==> flow/design.v <==
module prefetch ( 
                  input clock,
                  input reset,
                  input update_mem_tag , 
		  input [3:0]current_mem_tag ,
                  input [31:0]proc2Icache_addr,
                  input   Icache_valid_out,        
    		  output [31:0]proc_2_controller,
    		  output [31:0]proc_2_controller_p,
		  output [3:0]current_mem_tag_p
    );
    logic [15:0] tag ;
    logic [15:0] [31:0] PC;
    logic [15:0] [3:0] PC_tag;
    logic [15:0] valid;
    logic [3:0] head;
    logic wrong_pre;
    logic full;
    logic [3:0] tail;
    logic [3:0] tag_tail;
    logic [1:0]a;
    	 assign current_mem_tag_p = PC_tag[head];
         assign wrong_pre = (proc2Icache_addr != PC[head]);
	 assign proc_2_controller =  PC[tag_tail] ;
	 assign proc_2_controller_p =  PC[head] ;
    always_ff @(posedge clock)begin
        if(reset)begin
            head <= 0;
            full <= 1'b0;
            PC   <= 0 ;
            tail <= 1;
	   PC_tag <=0;
	    tag_tail<=0;
	   a<=0;
        end 
        else begin
                    if(tail == head)begin
                        full <= 1'b1;
                    end 
                    else if(!wrong_pre) begin
                        tail <= tail + 1;
			if(tail !=0)
                        PC [tail] <= PC [tail-1] + 8;
			else
			PC [tail] <= PC [15] + 8;
			full <=0;
                    end
                    else if(wrong_pre)begin
                        head <= 0;
                        full <= 1'b0;
                        PC   <= 0 ;
                        tail <= 1;
                    end
            if(Icache_valid_out)begin
                head <= head+1;
            end
		if(current_mem_tag !=0)begin
		PC_tag[tag_tail] <= current_mem_tag;
		tag_tail <= tag_tail+1;
		end
        end
    end 
endmodule 
* Tool chain data of prefetch
Tool output for the design above, in the order of the flow. Line numbers count from 1 in the design file above. Operators carry their Yosys type and port widths (W data, S select, Z words). Cell names lack the library's common part. Not given: n/a
Set-up: top prefetch, clock clock, library sky130hd, library corner tt_025C_1v80

* Word-level counts
Yosys after proc, flatten, opt, wreduce and memory -nomap, before mapping. Memory bits, and registers merged into a memory's read port (data or address), are not among the register bits. Print and check cells are not counted. Equal cells are merged and count once.
Word-level totals: clocked read ports x word width 0, latch bits 0, elaborated cells 42, bits of input ports 40, RAM bits 0, bits in registers 588, memory cells 0, bits in read-only memories 0
Cells by class: order comparisons 0, multiply operators 0, bitwise gates (word level) 7, mux-type cells 6, $add $sub $neg 8, shift-type cells 9, equal/unequal tests 3, reduce/logical cells 4, divide/modulo/power cells 0
Operators with widths (number):
- $shiftx A512 B10 Y32 | 3
- $shift A32 B33 Y512 | 2
- $or A512 B512 Y512 | 2
- $mux W512 | 2
- $shift A32 B33 Y512 const A | 1
- $and A512 B512 Y512 | 1
- $not A512 Y512 | 1
- $add A32 B4 Y32 const B | 2
- $shift A4 B33 Y64 | 1
- $shift A4 B33 Y64 const A | 1
- $and A64 B64 Y64 | 1
- $or A64 B64 Y64 | 1
- $shiftx A64 B7 Y4 | 1
- $not A64 Y64 | 1
- $neg A6 Y33 | 1
- $neg A9 Y33 | 1
- $ne A32 B32 Y1 | 1
- $mux W4 | 4
- $add A4 B1 Y4 const B | 3
- $reduce_bool A4 Y1 | 2
- $sub A4 B1 Y5 const B | 1
- $eq A4 B4 Y1 | 1
- $ne A2 B2 Y1 const B | 1
- $reduce_and A2 Y1 | 1
- $reduce_bool A2 Y1 | 1

* Logic depth
Depth = most cells in a row (Yosys ltp): at word level without a register or memory, in the mapped netlist without a sequential cell, where the memories' decode and read muxes count.
Logic depth: depth after elaboration 7, ABC_AREA 0, mapped depth 21

* Synthesis result
Yosys stat after the flow's synthesis: flattened, memories mapped to cells. It holds for the ABC_AREA given above (unset counts as 0); a run with the other value may have another netlist. Totals and module areas in this step are rounded.
Cell types:
- dfxtp_1 | number 588, total area 1.18E+04 µm²
- mux4_2 | number 382, total area 8.6E+03 µm²
- nand2_1 | number 573, total area 2.15E+03 µm²
- mux2i_1 | number 201, total area 2011.93 µm²
- o21ai_0 | number 317, total area 1.59E+03 µm²
- clkbuf_1 | number 161, total area 604.33 µm²
- o21ai_1 | number 119, total area 595.571 µm²
- nor2_1 | number 144, total area 540.518 µm²
- a22oi_1 | number 62, total area 465.446 µm²
- buf_2 | number 93, total area 465.446 µm²
- nand3_1 | number 72, total area 360.346 µm²
- a21oi_1 | number 68, total area 340.326 µm²
- xnor2_1 | number 35, total area 306.544 µm²
- inv_1 | number 71, total area 266.506 µm²
- nand4_1 | number 41, total area 256.496 µm²
- nor3b_1 | number 34, total area 255.245 µm²
- o32ai_1 | number 28, total area 245.235 µm²
- buf_4 | number 32, total area 240.23 µm²
Not listed: further types 68, cells in them 538.
Mapped netlist: flip-flops 588, sequential area 0.0118 mm², chip area (Yosys) 0.0351 mm², standard cells after synthesis 3559

* Path before layout
Source: OpenSTA report_checks on the synthesized netlist (no wires, ideal clock, input and output delay 20% of the period each), path of least setup slack; recovery checks are left aside. Register names are those of the netlist, which keeps one name where synthesis merged equal registers.
Timing path after synthesis: path kind reg2reg, start point register tail[0], end point register PC, launch time at the first pin 0 ps, driving pins on the path 19, path buffers 12, setup slack 2494 ps, arrival 4547 ps, library setup time 129 ps, path delay 4676 ps, period 7170 ps, synthesis period reached 4676 ps
"path delay" = arrival - input delay + setup time. "driving pins on the path": output pins that drive a net of the path, with the launching flip-flop's if there is one; two outputs of one cell count as two. "synthesis period reached" is the clock period less the worst setup slack; recovery checks do not enter. This is arithmetic on one report: input and output delays are still those of the set period (20% each). An end named without its bit number is one bit of that signal or, where synthesis recoded a state register, one of its new flip-flops. The rows between start and end are the longest chain of elaborated cells between them; the timing report does not say that the signal goes this way. Where chains are equally long, one stands for them. Each line given opens the expression or statement behind the cell; cells for indexed reads and writes are added by Yosys, which also makes memories of some case tables. At most two assigning lines are given for a register; there are more.
On the way, after synthesis: path through dfxtp_1 buf_4 buf_4 clkinv_1 ha_1 buf_2 buf_2 buf_4 buf_2 buf_2 buf_4 buf_2 buf_2 buf_1 mux4_2 mux4_2 nand2_1 clkbuf_1 o21ai_0, length of the longest elaborated chain 7, elaborated cells between the ends (all ways) 15
RTL lines, path after synthesis:
- start, declared | RTL line 19 | logic [3:0] tail;
- start, assigned | RTL line 31 | tail <= 1;
- start, assigned | RTL line 41 | tail <= tail + 1;
- $sub A4 B1 Y5 | RTL line 43 | PC [tail] <= PC [tail-1] + 8;
- $shiftx A512 B10 Y32 | RTL line 43
- $add A32 B4 Y32 | RTL line 43
- $shift A32 B33 Y512 | RTL line 43
- $or A512 B512 Y512 | RTL line 43
- $mux W512 | RTL line 42 | if(tail !=0)
- $mux W512 | RTL line 40 | else if(!wrong_pre) begin
- end, assigned | RTL line 43
- end, assigned | RTL line 45 | PC [tail] <= PC [15] + 8;
- end, declared | RTL line 13 | logic [15:0] [31:0] PC;

* Worst path after layout
Path of least setup slack in the final report of flow run B (OpenROAD, finished layout, wires in). Where an end is a register, its clock arrival counts in the times. The path's times are printed in steps of 10 ps; the period is the one set.
Timing path post-layout: path kind reg2reg, start point register tail[0], end point register PC, setup slack 1640 ps, launch time at the first pin 620 ps, library setup time 90 ps, path buffers 3, driving pins on the path 14, period 8060 ps, arrival 6960 ps
An end named without its bit number is one bit of that signal or, where synthesis recoded a state register, one of its new flip-flops. The rows between start and end are the longest chain of elaborated cells between them; the timing report does not say that the signal goes this way. Where chains are equally long, one stands for them. At most two assigning lines are given for a register; there are more.
On the way, post-layout: path through dfxtp_4 clkinv_1 buf_4 ha_4 xnor2_2 buf_4 buf_4 nand2_1 a31oi_1 nand4_1 or4_1 or4_1 and2_4 o31ai_1, length of the longest elaborated chain 7, elaborated cells between the ends (all ways) 15
RTL lines, path post-layout:
- start, declared | RTL line 19 | logic [3:0] tail;
- start, assigned | RTL line 31 | tail <= 1;
- start, assigned | RTL line 41 | tail <= tail + 1;
- $sub A4 B1 Y5 | RTL line 43 | PC [tail] <= PC [tail-1] + 8;
- $shiftx A512 B10 Y32 | RTL line 43
- $add A32 B4 Y32 | RTL line 43
- $shift A32 B33 Y512 | RTL line 43
- $or A512 B512 Y512 | RTL line 43
- $mux W512 | RTL line 42 | if(tail !=0)
- $mux W512 | RTL line 40 | else if(!wrong_pre) begin
- end, assigned | RTL line 43
- end, assigned | RTL line 45 | PC [tail] <= PC [15] + 8;
- end, declared | RTL line 13 | logic [15:0] [31:0] PC;

Lab notebook: prefetch

Record of 2 stored runs of the RTL-to-layout flow on prefetch, platform sky130hd. The runs are unordered. Constraints: input delay and output delay 20% of the set period each, output load 0.01 pF.
"achieved clock period" = clock period - worst setup slack. The figure is calculated, with input and output delays left at 20% of the set period.
"power": no workload was simulated; the value follows from the tool's default switching activity.
Results are given in rounded form.
[flow run A] settings: period_ns=3.44, CORE_UTILIZATION=18, SETUP_SLACK_MARGIN=0.55, PLACE_DENSITY=0.77, CORE_ASPECT_RATIO=0.77, TNS_END_PERCENT=20, ABC_AREA=1, GPL_ROUTABILITY_DRIVEN=0, CTS_CLUSTER_DIAMETER=356, CAP_MARGIN=20, SLEW_MARGIN=5, MIN_ROUTING_LAYER=met2, CORE_MARGIN=2
[flow run A] result: did not finish, routing stopped with GRT-0116
[flow run B] settings: period_ns=8.06, CAP_MARGIN=20, CORE_MARGIN=2, CORE_UTILIZATION=40, SLEW_MARGIN=20
[flow run B] result: chip area after synthesis (Yosys) 0.0351 mm², die area 0.0902 mm², standard-cell area of the final layout 0.0398 mm², worst setup slack after layout 1640 ps, total negative slack 0 ps, worst hold slack 463 ps, power 6790 µW, achieved clock period 6423 ps
